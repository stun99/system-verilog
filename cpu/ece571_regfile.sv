==> flow/design.v <==
module ece571_regfile (
  input logic clk,
  input logic [3:0] read_addr1,
  input logic [3:0] read_addr2,
  input logic [3:0] write_addr,
  input logic [31:0] write_data,
  input logic we,
  output logic [31:0] read_data1,
  output logic [31:0] read_data2
);
  logic [31:0] regs[15:0];
  task init_reg(input logic [3:0] addr, input logic [31:0] value);
    regs[addr] = value;
  endtask
  always_ff @(posedge clk) begin
    if (we)
      regs[write_addr] <= write_data;
  end
  assign read_data1 = regs[read_addr1];
  assign read_data2 = regs[read_addr2];
endmodule
Reports on ece571_regfile

Tool output for the design above, in the order of the flow.
Line numbers count from 1 in the design file above.
Cell names lack the library's common part.
Not given: n/a

Top: ece571_regfile
Clock input: clk
Library: sky130hd
Library corner: tt_025C_1v80

Word-level counts

Yosys after proc, flatten, opt, wreduce and memory -nomap, before mapping. Enables and synchronous resets that opt folds into registers are not counted as muxes. Memory bits, and registers merged into a memory's read port (data or address), are not among the register bits. Print and check cells are not counted. Equal cells are merged and count once.
Memory sizes are those after Yosys's memory passes, which may raise the word count (mostly to a power of two), join words into wider ones and drop unused or constant bits.

$add $sub $neg: 0
Multiply operators: 0
Divide/modulo/power cells: 0
Magnitude comparators: 0
Equal/unequal tests: 0
Shifts and indexed selects: 0
Multiplexer cells: 3
Bitwise logic cells: 0
Reductions and logical operators: 0

Operator list:

| cell              | count |
| 2-to-1 mux 32 bit | 1 |
| 2-to-1 mux 4 bit  | 1 |
| 2-to-1 mux 1 bit  | 1 |

Bits in registers: 0
Latch bits: 0
Bits in writable memories: 512
Memory bits (read-only): 0
Word width x clocked read ports: 0
Memories kept: 1
Output and inout bits: 64
Cells after elaboration: 4

Memories:

| name | words | width | read ports | write ports | line | RTL |
| regs | 16    | 32    | 2          | 1           | 11   | `logic [31:0] regs[15:0];` |

Logic depth

Depth = most cells in a row (Yosys ltp): at word level without a register or memory, in the mapped netlist without a sequential cell, where the memories' decode and read muxes count.

Depth after elaboration: 1
ABC_AREA: 0
Depth in mapped cells: 5
Gate-level depth less buffers: 3

Mapped cells and area

The flow's flattened synthesis, as Yosys stat reports it; memories are mapped. The netlist is that of the ABC_AREA named above (0 if unset); the other value can give another one.
The area totals of this step are shown rounded.

Cell types:

| cell type | count |
| edfxtp_1  | 512 |
| mux4_2    | 256 |
| a22oi_1   | 128 |
| nand2_1   | 65 |
| clkbuf_1  | 39 |
| buf_4     | 18 |
| buf_2     | 16 |
| nor2_1    | 14 |
| buf_1     | 13 |
| nor2b_1   | 4 |
| nor3_1    | 4 |
| nand3b_1  | 2 |
| and2_1    | 2 |
| nand2b_1  | 2 |
| or3b_2    | 1 |
| nand3_1   | 1 |

Cells in the netlist: 1077
Synthesis area: 0.0229 sq mm
Mapped flip-flops: 512
Buffer cells: 86

Worst setup path after synthesis

Source: OpenSTA report_checks on the synthesized netlist (no wires, ideal clock, input and output delay 20% of the period each), path of least setup slack; recovery checks are left aside. Register names are those of the netlist, which keeps one name where synthesis merged equal registers.

Kind: input to register
Start: in write_addr[2]
End: mem regs[0][0]
Period: 5330 ps
External input delay: 1066 ps
Library setup time: 461 ps
Launch time at the first pin: 1066 ps
Data arrival time: 3784 ps
Data required time: 4869 ps
Slack: 1084 ps
Delay of the path: 3179 ps
Stages on the path: 2
Period reached after synthesis: 4246 ps

"delay of the path" is the arrival time less input delay plus setup time.
"stages on the path" counts driving pins, that of a launching flip-flop among them; a cell with two outputs on the path counts twice.
"period reached after synthesis" = period - worst setup slack (recovery checks aside). The figure is calculated, with input and output delays left at 20% of the set period.
Between the ends stands the longest chain of elaborated cells between them, by number of cells; it is not shown to be the way that was timed. Of several equally long chains one is given.
A line is the first line of the expression or statement that the cell stems from. Yosys adds cells for indexed reads and writes and turns some case tables into memories.

Cells stage by stage: or3b_2 nor3_1
Length of the longest elaborated chain: 1
Elaborated cells on any way between the ends: 1
Source lines of those cells: 1
Those cells by class: 1 x mux

Ends and longest elaborated chain, post-synthesis:

| element            | line | RTL |
| start: declaration | 5    | `input logic [3:0] write_addr,` |
| 2-to-1 mux 4 bit   | 16   | `if (we)` |
| end: declaration   | 11   | `logic [31:0] regs[15:0];` |

Path in the finished layout

From the final timing report of record 1: the path of least setup slack in the routed layout; clock arrival at registers is part of the times.
The report prints the path's times to 10 ps; the period is as set.

Kind: input to output
Start: in read_addr1[0]
End: out read_data1[13]
Period: 2740 ps
External input delay: 550 ps
Output delay: 550 ps
Launch time at the first pin: 550 ps
Data arrival time: 2090 ps
Data required time: 2190 ps
Slack: 100 ps
Stages on the path: 8

Between the ends stands the longest chain of elaborated cells between them, by number of cells; it is not shown to be the way that was timed. Of several equally long chains one is given.
A memory read counts as a cell of the chain, while the word-level depth stops at memories.

Cells stage by stage: clkbuf_16 buf_12 buf_8 buf_6 mux4_2 a22oi_2 nand2_2 buf_6
Length of the longest elaborated chain: 1
Elaborated cells on any way between the ends: 1
Source lines of those cells: 1
Those cells by class: 1 x memory

Ends and longest elaborated chain, post-layout:

| element                   | line | RTL |
| start: declaration        | 3    | `input logic [3:0] read_addr1,` |
| memory read (16 x 32 bit) | 11   | `logic [31:0] regs[15:0];` |
| end: declaration          | 8    | `output logic [31:0] read_data1,` |

Design ece571_regfile on sky130hd. What follows are 2 stored runs of the flow, each under its own settings; their order means nothing. The constraints put input and output delay at 20% of the set period each and load the outputs with 0.01 pF.
"reached clock period" means the clock period less the worst setup slack. The figure is calculated, with input and output delays left at 20% of the set period.
By "time on the worst setup path" is meant the share of the clock period that the worst setup path is allowed (20% is reserved at inputs, 20% at outputs), minus its slack. Clock arrival times at its registers enter into it.
"power": no workload was simulated; the value follows from the tool's default switching activity.
"time on the worst setup path" is known to 10 ps.
Values from the reports are rounded here.
A setting shown as . is not set for that run.

| item                                                      | record 1        | record 2        |
| period_ns                                                 | 2.74            | 4.88            |
| CORE_UTILIZATION                                          | 34              | 40              |
| SETUP_SLACK_MARGIN                                        | 0.7             | -0.41           |
| CORE_ASPECT_RATIO                                         | 0.97            | .               |
| CTS_CLUSTER_DIAMETER                                      | 165             | .               |
| SLEW_MARGIN                                               | 15              | 20              |
| MIN_ROUTING_LAYER                                         | met1            | .               |
| MAX_ROUTING_LAYER                                         | met5            | .               |
| CAP_MARGIN                                                | 20              | 20              |
| CORE_MARGIN                                               | 2               | 2               |
| worst hold slack in the final report (ps)                 | 849             | 1310            |
| power (µW)                                                | 17900           | 9850            |
| setup slack of the worst path (ps)                        | 100             | 680             |
| reached clock period (ps)                                 | 2640            | 4200            |
| die area (sq mm)                                          | 0.0695          | 0.0592          |
| final design utilization (%)                              | 45.1            | 47.8            |
| post-route setup TNS (ps)                                 | 0               | 0               |
| area of the standard cells in the finished layout (sq mm) | 0.03            | 0.027           |
| time on the worst setup path (ps)                         | 1540            | 2250            |
| worst setup path kind                                     | input to output | input to output |
| cell area after synthesis (sq mm)                         | 0.0229          | 0.0229          |
